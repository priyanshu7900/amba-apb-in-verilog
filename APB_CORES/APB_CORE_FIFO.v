==> flow/design.v <==
module apb_fifo (
    input  wire                   clk,         
    input  wire                   rst,         
    input  wire                   pclk,        
    input  wire                   presetn,     
    input  wire                   psel,        
    input  wire [3:0]            paddr,       
    input  wire [31:0]            pwdata,      
    input  wire                   penable,     
    input  wire                   pwrite,      
    output reg  [31:0]            prdata,      
    output reg                    pready       
);
parameter DEPTH = 16;   
parameter idle = 0, check_op = 1, write_data = 2, read_data =3,send_ready = 4;
reg [2:0] state = idle;
reg [3:0] addr ;
 reg [31:0] wdata,rdata;
  reg [31:0] mem [16];
reg [3:0] wr_ptr;    
reg [3:0] rd_ptr;    
reg [4:0] count;     
reg [1:0] cwait = 0;
always @(posedge clk or negedge rst) begin
    if (rst == 0) begin
        for(int i = 0; i<16;i++)
        begin
        mem[i] <= 0;
        end
        wr_ptr <= 0;
        rd_ptr <= 0;
        count <= 0;
        pready <= 0;
        state   <= idle;
        pready <= 0;
        prdata <= 0;
        addr   <= 0;
        wdata  <= 0;
        rdata  <= 0;
        cwait  <= 0;
    end else begin
        case(state)
        idle:
        begin
            wr_ptr <= 0;
            rd_ptr <= 0;
            count <= 0;
            pready <= 0;
            prdata <= 0;
            addr   <= 0;
            wdata  <= 0;
            rdata  <= 0;
            cwait  <= 0;
            state <= check_op;
        end
        check_op:
        begin
         if (penable && psel && pwrite && count != 15)
         begin 
            state   <= write_data;
            addr    <= paddr;
            wdata   <= pwdata;
         end
         else if (penable && psel && !pwrite && count != 0)
         begin
            state  <= read_data;
            addr   <= paddr;
         end
         else 
            state  <= check_op;
        end
        write_data:
        begin
            mem[addr] <= wdata;
            if(cwait < 2)
            begin
              state <= write_data;
              cwait <= cwait + 1;
            end
            else
            begin
               cwait <= 0;
               pready <= 1'b1;
               state <= send_ready;
               wr_ptr <= wr_ptr + 1;
               count  <= count  + 1;
            end
        end
        read_data : begin
            rdata <= mem[addr];
            if(cwait < 2)
            begin
              state <= read_data;
              cwait <= cwait + 1;
            end
            else
            begin
               cwait <= 0;
               state <= send_ready;
               pready <= 1'b1;
               prdata <= rdata;
               rd_ptr <= rd_ptr + 1;
               count  <= count  - 1;
            end
        end
        send_ready: begin
           state  <= check_op;
           pready <= 1'b0;    
         end
     endcase
     end
   end  
endmodule
# Tool chain data of apb_fifo
# Tool output for the design above, in the order of the flow.
# Line numbers count from 1 in the design file above.
# Library cell names are shortened.
# The mark n/a stands for no value.
[design]
top_module = "apb_fifo"
clock = "clk"
lib = "sky130hd"
corner = "tt_025C_1v80"

# After elaboration
# Yosys after proc, flatten, opt, wreduce and memory -nomap, before mapping. Print and check cells are not counted. Equal cells are merged and count once.
[bits]
mem_bits_ro = 0
mem_bits_rw = 0
register_bits = 623
out_inout_bits = 33
elab_cells = 111
mem_count = 0
latchBits = 0
inputBits = 43
clocked_rd_ports_x_width = 0
[classes]
n_eq = 25
bitwise = 0
compare = 1
shifts = 0
add_sub_neg = 3
n_div = 0
reduce_and_logical = 37
n_mux = 21
n_mul = 0
[ops]
columns = ["operator", "count"]
rows = [
  ["parallel mux 32 bit (select 16 bit)", 1],
  ["parallel mux 32 bit (select 2 bit)", 3],
  ["two-way mux 32 bit", 2],
  ["AND reduction 2 bit", 20],
  ["== test 4 bit with constant B", 8],
  ["== test 4 x 3 -> 1 bit with constant B", 4],
  ["parallel mux 5 bit (select 3 bit)", 1],
  ["parallel mux 3 bit (select 4 bit)", 1],
  ["two-way mux 5 bit", 2],
  ["!= test 2 bit with constant B", 4],
  ["== test 4 x 2 -> 1 bit with constant B", 2],
  ["parallel mux 4 bit (select 2 bit)", 1],
  ["two-way mux 4 bit", 2],
  ["== test 3 x 2 -> 1 bit with constant B", 2],
  ["nonzero test 3 bit", 2],
  ["two-way mux 3 bit", 2],
  ["two-way mux 2 bit", 3],
  ["logical AND 1 bit", 5],
  ["adder 5 x 1 -> 5 bit with constant B", 1],
  ["subtractor 5 x 1 -> 5 bit with constant B", 1],
  ["!= test 5 x 4 -> 1 bit with constant B", 1],
  ["nonzero test 5 bit", 1],
  ["nonzero test 2 bit", 2],
  ["OR reduction 2 bit", 2],
  ["== test 4 x 1 -> 1 bit with constant B", 1],
  ["zero test 4 bit", 1],
  ["nonzero test 4 bit", 1],
  ["parallel mux 2 bit (select 2 bit)", 1],
]
# Other operator kinds: 10; their cells: 10.

# Depth
# Depth = most cells in a row (Yosys ltp): at word level without a register or memory, in the mapped netlist without a sequential cell, where the memories' decode and read muxes count.
[logic_depth]
word_depth = 6
abc_area = 0
mapped_depth = 10
depth_no_buf = 7

# After synthesis
# Yosys stat after the flow's synthesis: flattened, memories mapped to cells. It holds for the ABC_AREA given above (unset counts as 0); a run with the other value may have another netlist.
# The area totals of this step are shown rounded.
[synth_totals]
n_buf = 195
ff_cells = 623
seq_area_um2 = 15600
yosys_area_um2 = 27900
stdcells = 2131
[types]
columns = ["cell_type", "count", "type_area_um2"]
rows = [
  ["dfrtp_1", 623, 1.56E+04],
  ["mux2_2", 521, 5.87E+03],
  ["o21ai_0", 101, 505.485],
  ["a22oi_1", 67, 502.982],
  ["a22o_1", 54, 472.954],
  ["a221oi_1", 52, 455.437],
  ["nand2_1", 118, 442.925],
  ["mux2i_1", 42, 420.403],
  ["buf_2", 79, 395.379],
  ["clkbuf_1", 81, 304.042],
  ["a32oi_1", 28, 245.235],
  ["a221o_1", 22, 220.211],
  ["buf_6", 19, 213.955],
  ["o221ai_1", 22, 192.685],
  ["mux2_1", 14, 157.651],
  ["nor2_1", 41, 153.898],
  ["nor3_1", 23, 115.11],
  ["o21ai_1", 21, 105.101],
]
# Not listed: further types 62, cells in them 203.

# Path before layout
# Path of least setup slack by OpenSTA after synthesis, without wires, with an ideal clock, recovery checks aside; 20% of the period is set as input and as output delay. Where synthesis merged equal registers, the netlist keeps one of their names.
[synth_path]
path_kind = "flip-flop to flip-flop"
start = "register state[2]"
end = "register count[4]"
path_delay_ps = 2451
clock_period_ps = 2850
slack_ps = 399
setup_ps = 121
required_time_ps = 2729
n_path_buf = 3
t_arrival_ps = 2330
launch_ps = 0
path_stages = 11
synth_period_reached_ps = 2451
# "path_delay_ps" = arrival - input delay + setup time.
# "path_stages" counts driving pins, that of a launching flip-flop among them; a cell with two outputs on the path counts twice.
# "synth_period_reached_ps" = period - worst setup slack (recovery checks aside). The figure is calculated, with input and output delays left at 20% of the set period.
# Between the ends stands the longest chain of elaborated cells between them, by number of cells; it is not shown to be the way that was timed. Of several equally long chains one is given.
# Each line given opens the expression or statement behind the cell; cells for indexed reads and writes are added by Yosys, which also makes memories of some case tables.
# A register here has more assigning lines than the two given.
[synth_via]
cell_sequence = "dfrtp_1 buf_2 and3b_1 clkbuf_1 clkbuf_1 xnor2_1 ha_1 and4_1 o21ai_0 mux2_2 a22o_1"
elab_chain_len = 3
cone_cells = 8
classes_between = "eq/ne: 4; mux: 1; reduce/logical: 3"
[synth_lines]
columns = ["item", "line_no", "source"]
rows = [
  ["start, declared", 16, "reg [2:0] state = idle;"],
  ["start, assigned", 34, "state   <= idle;"],
  ["start, assigned", 54, "state <= check_op;"],
  ["== test 3 x 2 -> 1 bit", 42, "case(state)"],
  ["nonzero test 3 bit", "n/a", ""],
  ["AND reduction 3 bit", "n/a", ""],
  ["end, assigned", 86, "count  <= count  + 1;"],
  ["end, assigned", 103, "count  <= count  - 1;"],
  ["end, declared", 22, "reg [4:0] count;"],
]

# Worst path after layout
# From the final timing report of flow run 1: the path of least setup slack in the routed layout; clock arrival at registers is part of the times.
# The path's times are printed in steps of 10 ps; the period is the one set.
[layout_path]
path_kind = "flip-flop to flip-flop"
start = "register addr[0]"
end = "register rdata[16]"
launch_ps = 610
required_time_ps = 2640
clock_period_ps = 2140
t_arrival_ps = 2740
path_stages = 8
slack_ps = -100
n_path_buf = 2
setup_ps = 120
# Between the ends stands the longest chain of elaborated cells between them, by number of cells; it is not shown to be the way that was timed. Of several equally long chains one is given.
# A register here has more assigning lines than the two given.
[layout_via]
cell_sequence = "dfrtp_4 buf_6 buf_12 mux2_2 a211oi_2 o22ai_1 a2111oi_4 o21ai_2"
elab_chain_len = 3
cone_cells = 18
classes_between = "eq/ne: 15; mux: 2; reduce/logical: 1"
[layout_lines]
columns = ["item", "line_no", "source"]
rows = [
  ["start, declared", 17, "reg [3:0] addr ;"],
  ["start, assigned", 61, "addr    <= paddr;"],
  ["start, assigned", 67, "addr   <= paddr;"],
  ["== test 4 bit", 90, "rdata <= mem[addr];"],
  ["parallel mux 32 bit (select 16 bit)", 90, ""],
  ["parallel mux 32 bit (select 2 bit)", 42, "case(state)"],
  ["end, assigned", 39, "rdata  <= 0;"],
  ["end, assigned", 90, ""],
  ["end, declared", 18, "reg [31:0] wdata,rdata;"],
]

# Module apb_fifo, platform sky130hd: 2 stored runs of the flow (Yosys, OpenROAD) with differing settings, in no particular order. Input and output delays are each 20% of the period that was set; the output load is 0.01 pF.
# "worst_path_allowed_less_slack_ps" is the time allowed to the run's worst setup path (the clock period less input and output delay, where it has them) less its slack. Clock arrival times count: a late capture clock shortens it, a late launch clock lengthens it.
# "final_power_uw" is the tool's figure for a default switching activity; nothing was simulated.
# "worst_path_allowed_less_slack_ps" is given in steps of 10 ps.
# Results are given in rounded form.

[[run]]
name = "flow run 1"
[run.settings]
period_ns = 2.14
CORE_UTILIZATION = 50
SETUP_SLACK_MARGIN = 0.42
PLACE_DENSITY_LB_ADDON = 0.27
GPL_TIMING_DRIVEN = 1
CAP_MARGIN = 20
CORE_MARGIN = 2
SLEW_MARGIN = 20
[run.results]
worst_path_allowed_less_slack_ps = 2240
worst_setup_path_type = "flip-flop to flip-flop"
synthesis_area_um2 = 27900
ws_setup_ps = -101
post_route_stdcell_area_um2 = 36600
tns_ps = -1170
total_die_area_um2 = 57600
final_power_uw = 43700

[[run]]
name = "flow run 2"
[run.settings]
period_ns = 2.61
CAP_MARGIN = 20
CORE_MARGIN = 2
CORE_UTILIZATION = 40
SLEW_MARGIN = 20
[run.results]
synthesis_area_um2 = 27900
ws_setup_ps = 57
tns_ps = 0
worst_path_allowed_less_slack_ps = 2550
worst_setup_path_type = "flip-flop to flip-flop"
total_die_area_um2 = 71800
final_power_uw = 32200
post_route_stdcell_area_um2 = 32600
